==> flow/design.v <==
`timescale 1ns / 1ps
module controller(
 clk, rst , ldr_1 , ldr_2 , ldr_3 , sel_1 ,sel_2, state
    );
   input clk, rst ;
   output ldr_1 , ldr_2 , ldr_3 , sel_1 ;
   output [1:0] sel_2 ;
   output reg [1:0] state ;
reg [1:0] next_state;
 reg [5:0] CV ;
  parameter [1:0] S0 = 0 , S1 = 1 ,  S2 = 2;
    always@(negedge clk )
    begin
    if ( rst)
    state <= S0 ;
    else
    state<= next_state ;
    end
    always @ ( state)
    begin
    case(state)
    S0 : begin CV = 6'b100100; next_state = S1 ; end
    S1 : begin CV = 6'b010000; next_state = S2 ; end
    S2 : begin CV = 6'b001001 ; next_state = S0 ; end
    default : begin CV = 6'b000000 ; next_state = S0 ; end
    endcase
    end
    assign ldr_1 = CV[5] ;
    assign ldr_2 = CV[4] ;
    assign ldr_3 = CV[3] ;
    assign sel_1 = CV[2] ;
     assign sel_2[1] = CV[1] ;
    assign sel_2[0] = CV[0] ;
    endmodule
`timescale 1ns / 1ps
module data_path(
 clk, rst , ldr_1  , ldr_2 , ldr_3 , sel_1 ,
 sel_2  ,  data_in ,  data_out , Reg1 , Reg2, Reg3
    );
    input clk, rst , ldr_1  , ldr_2 , ldr_3 , sel_1 ;
input [1:0] sel_2  ; 
input [3:0] data_in ; 
output reg [3:0] data_out ;
output reg [3:0] Reg1  , Reg2 , Reg3 ;
    always @ ( posedge clk   )
begin
if (rst)
begin
Reg1 <= 4'b0000;
end
else if ( ldr_1 )
begin
if (sel_1 )
begin
Reg1 <= data_in ;
end
else
begin
Reg1 <= data_out ;
end
end
else
begin
Reg1 <= Reg1 ;
end
end 
always @ ( posedge clk )
begin
if (rst)
begin
Reg2<= 4'b0000;
end
else if (ldr_2)
begin
Reg2 <= data_out ;
end
else
begin
Reg2 <= Reg2 ;
end
end
always @ ( posedge clk  )
begin
if (rst)
begin
Reg3<= 4'b0000;
end
else if (ldr_3)
begin
Reg3 <= data_out ;
end
else
begin
Reg3 <= Reg3 ;
end
end
always@ ( sel_2 or Reg1 or Reg2 or Reg3 )
begin
case(sel_2)
2'b00 : data_out = Reg1 ;
2'b01 : data_out = Reg2 ;
2'b10 : data_out = Reg3 ;
default : data_out = 4'b0000;
endcase
end
endmodule
`timescale 1ns / 1ps
module top_design_file(
 clk ,rst ,  data_in ,  data_out
 , state, Reg1, Reg2 , Reg3  );
 input clk , rst ;
 output [3:0] Reg1, Reg2 , Reg3 ;
 output [3:0] data_out ;
 input [3:0] data_in ;
 output [1:0] state ;
 wire ldr_1, ldr_2, ldr_3 , sel_1 ;
 wire [1:0] sel_2 ;
  data_path DATAPATH(
 clk, rst , ldr_1  , ldr_2 , ldr_3 , sel_1 ,
 sel_2  , data_in ,  data_out , Reg1 , Reg2 , Reg3 
    );  
     controller control_path(
 clk, rst , ldr_1 , ldr_2 , ldr_3 , sel_1 , sel_2 , state
    );
endmodule
---- Reports on top_design_file ----
The steps from the RTL of top_design_file to its reports follow in flow order.
Lines are those of the file above, counted from 1.
Operators: Yosys type, input widths -> output width; for muxes data width and select width s.
Library cell names are shortened.
A cell with - has no value.
inputs
  top module .............................. top_design_file
  clock port .............................. clk
  library ................................. sky130hd
  library corner .......................... tt_025C_1v80

---- Word level ----
Counts by Yosys on the flattened word-level netlist (proc, flatten, opt, wreduce; memories kept). Register bits leave out memories and registers merged into their read ports (data or address); mux counts leave out enables and synchronous resets folded into registers. Print and check cells are left out. Cells with the same type and inputs are merged into one.
word-level totals
  register bits ........................... 14
  latch bits .............................. 0
  bits in writable memories ............... 0
  memory bits (read-only) ................. 0
  clocked read ports x word width ......... 0
  memory cells ............................ 0
  input port bits ......................... 6
  output and inout port bits .............. 18
  elaborated cells ........................ 14
operators by class
  add/subtract/negate cells ............... 0
  $mul .................................... 0
  divide/modulo/power cells ............... 0
  order comparisons ....................... 0
  equal/unequal tests ..................... 4
  shift operators ......................... 0
  mux-type cells .......................... 4
  bitwise logic cells ..................... 0
  reductions and logical operators ........ 2
operators by type and width
  kind                count
  $pmux 6 s3          1
  $pmux 4 s3          1
  $eq 2x1->1 const B  2
  $eq 2x2->1 const B  2
  $logic_not 2->1     2
  $pmux 2 s2          1
  $mux 4              1

---- Longest topological paths ----
Depth = most cells in a row (Yosys ltp): at word level without a register or memory, in the mapped netlist without a sequential cell, where the memories' decode and read muxes count.
depth
  depth in word-level cells ............... 5
  ABC_AREA ................................ 0
  mapped depth ............................ 3
  gate-level depth less buffers ........... 2

---- Synthesis result ----
Source: synth_stat.txt of the flow (Yosys; design flattened, memories mapped). It holds for the ABC_AREA given above (unset counts as 0); a run with the other value may have another netlist.
Totals and module areas in this step are rounded.
cells by type
  cell type  count
  dfxtp_1    14
  nand2b_1   14
  mux2i_1    8
  mux2_2     4
  or4b_1     4
  o21ai_0    4
  buf_6      1
  buf_2      2
  nor2b_2    1
  nor3b_1    1
  nor2b_1    1
  nor3_1     1
  clkbuf_1   1
  inv_1      1
  nor2_1     1
mapped netlist
  cells in the netlist .................... 58
  synthesis area .......................... 613.1 um^2
  flip-flops .............................. 14
  buffers ................................. 4
By module: a second synthesis without flattening, with its own total; a netlist apart from the flattened one above.
second synthesis, totals
  cell total of the unflattened synthesis .. 77
  area (unflattened synthesis) ............ 690.7 um^2
Rows give one instance, submodules left out.
modules
  module           instances  cells  area (um^2)  sequential area (um^2)
  data_path        1          65     584.3        240.2
  controller       1          12     106.4        40.0
  top_design_file  1          0      0.0          0.0

Ticket comment

Below are 2 stored runs of the flow (Yosys, OpenROAD; platform sky130hd) on top_design_file, each with its settings and what was measured, unordered. Constraints: input delay and output delay 20% of the set period each, output load 0.01 pF.
"power consumption": no workload was simulated; the value follows from the tool's default switching activity.
Results are given in rounded form.

======== job 1 ========
==> flow/run.sh <==
#!/bin/bash
# the make line also repeats the synthesis and layout settings of config.mk as NAME=value (left out here)
make -C /OpenROAD-flow-scripts/flow DESIGN_CONFIG=/design/flow/config.mk WORK_HOME=/design/flow/orfs CLKGATE_MAP_FILE= finish
==> flow/config.mk <==
export PLATFORM = sky130hd
export DESIGN_NAME = top_design_file
export DESIGN_NICKNAME = top_design_file
export VERILOG_FILES = /design/flow/design.v
export SDC_FILE = /design/flow/constraint.sdc
export NUM_CORES = 4
export LEC_CHECK = 0
export CAP_MARGIN = 20
export CORE_ASPECT_RATIO = 1.98
export CORE_MARGIN = 2
export CORE_UTILIZATION = 17
export GPL_TIMING_DRIVEN = 1
export PLACE_DENSITY = 0.85
export SETUP_SLACK_MARGIN = 0.14
export SLEW_MARGIN = 40
==> flow/constraint.sdc <==
create_clock -name core_clock -period 3.02 [get_ports {clk}]
set_input_delay 0.6040 -clock core_clock [delete_from_list [all_inputs] [get_ports {clk}]]
set_output_delay 0.6040 -clock core_clock [all_outputs]
set_load 0.01 [all_outputs]

-------- measured, job 1 --------
  total die area .......................... 4131 um^2
  standard-cell area after routing ........ 1122 um^2
  power consumption ....................... 497 uW
  final utilization ....................... 0.325
  area of the synthesized netlist ......... 613.1 um^2
  post-route worst hold slack ............. 475 ps
  total negative setup slack .............. -1747 ps
  setup slack of the worst path ........... -422 ps

======== job 2 ========
==> flow/run.sh <==
#!/bin/bash
# the make line also repeats the synthesis and layout settings of config.mk as NAME=value (left out here)
make -C /OpenROAD-flow-scripts/flow DESIGN_CONFIG=/design/flow/config.mk WORK_HOME=/design/flow/orfs CLKGATE_MAP_FILE= finish
==> flow/config.mk <==
export PLATFORM = sky130hd
export DESIGN_NAME = top_design_file
export DESIGN_NICKNAME = top_design_file
export VERILOG_FILES = /design/flow/design.v
export SDC_FILE = /design/flow/constraint.sdc
export NUM_CORES = 4
export LEC_CHECK = 0
export CAP_MARGIN = 25
export CELL_PAD_IN_SITES_GLOBAL_PLACEMENT = 2
export CORE_ASPECT_RATIO = 1.43
export CORE_MARGIN = 2
export CORE_UTILIZATION = 44
export GPL_ROUTABILITY_DRIVEN = 0
export MAX_ROUTING_LAYER = met5
export MIN_ROUTING_LAYER = met1
export SLEW_MARGIN = 20
export TNS_END_PERCENT = 20
==> flow/constraint.sdc <==
create_clock -name core_clock -period 6.91 [get_ports {clk}]
set_input_delay 1.3820 -clock core_clock [delete_from_list [all_inputs] [get_ports {clk}]]
set_output_delay 1.3820 -clock core_clock [all_outputs]
set_load 0.01 [all_outputs]

-------- job 2 --------
  not finished: placement ended with error GPL-0301
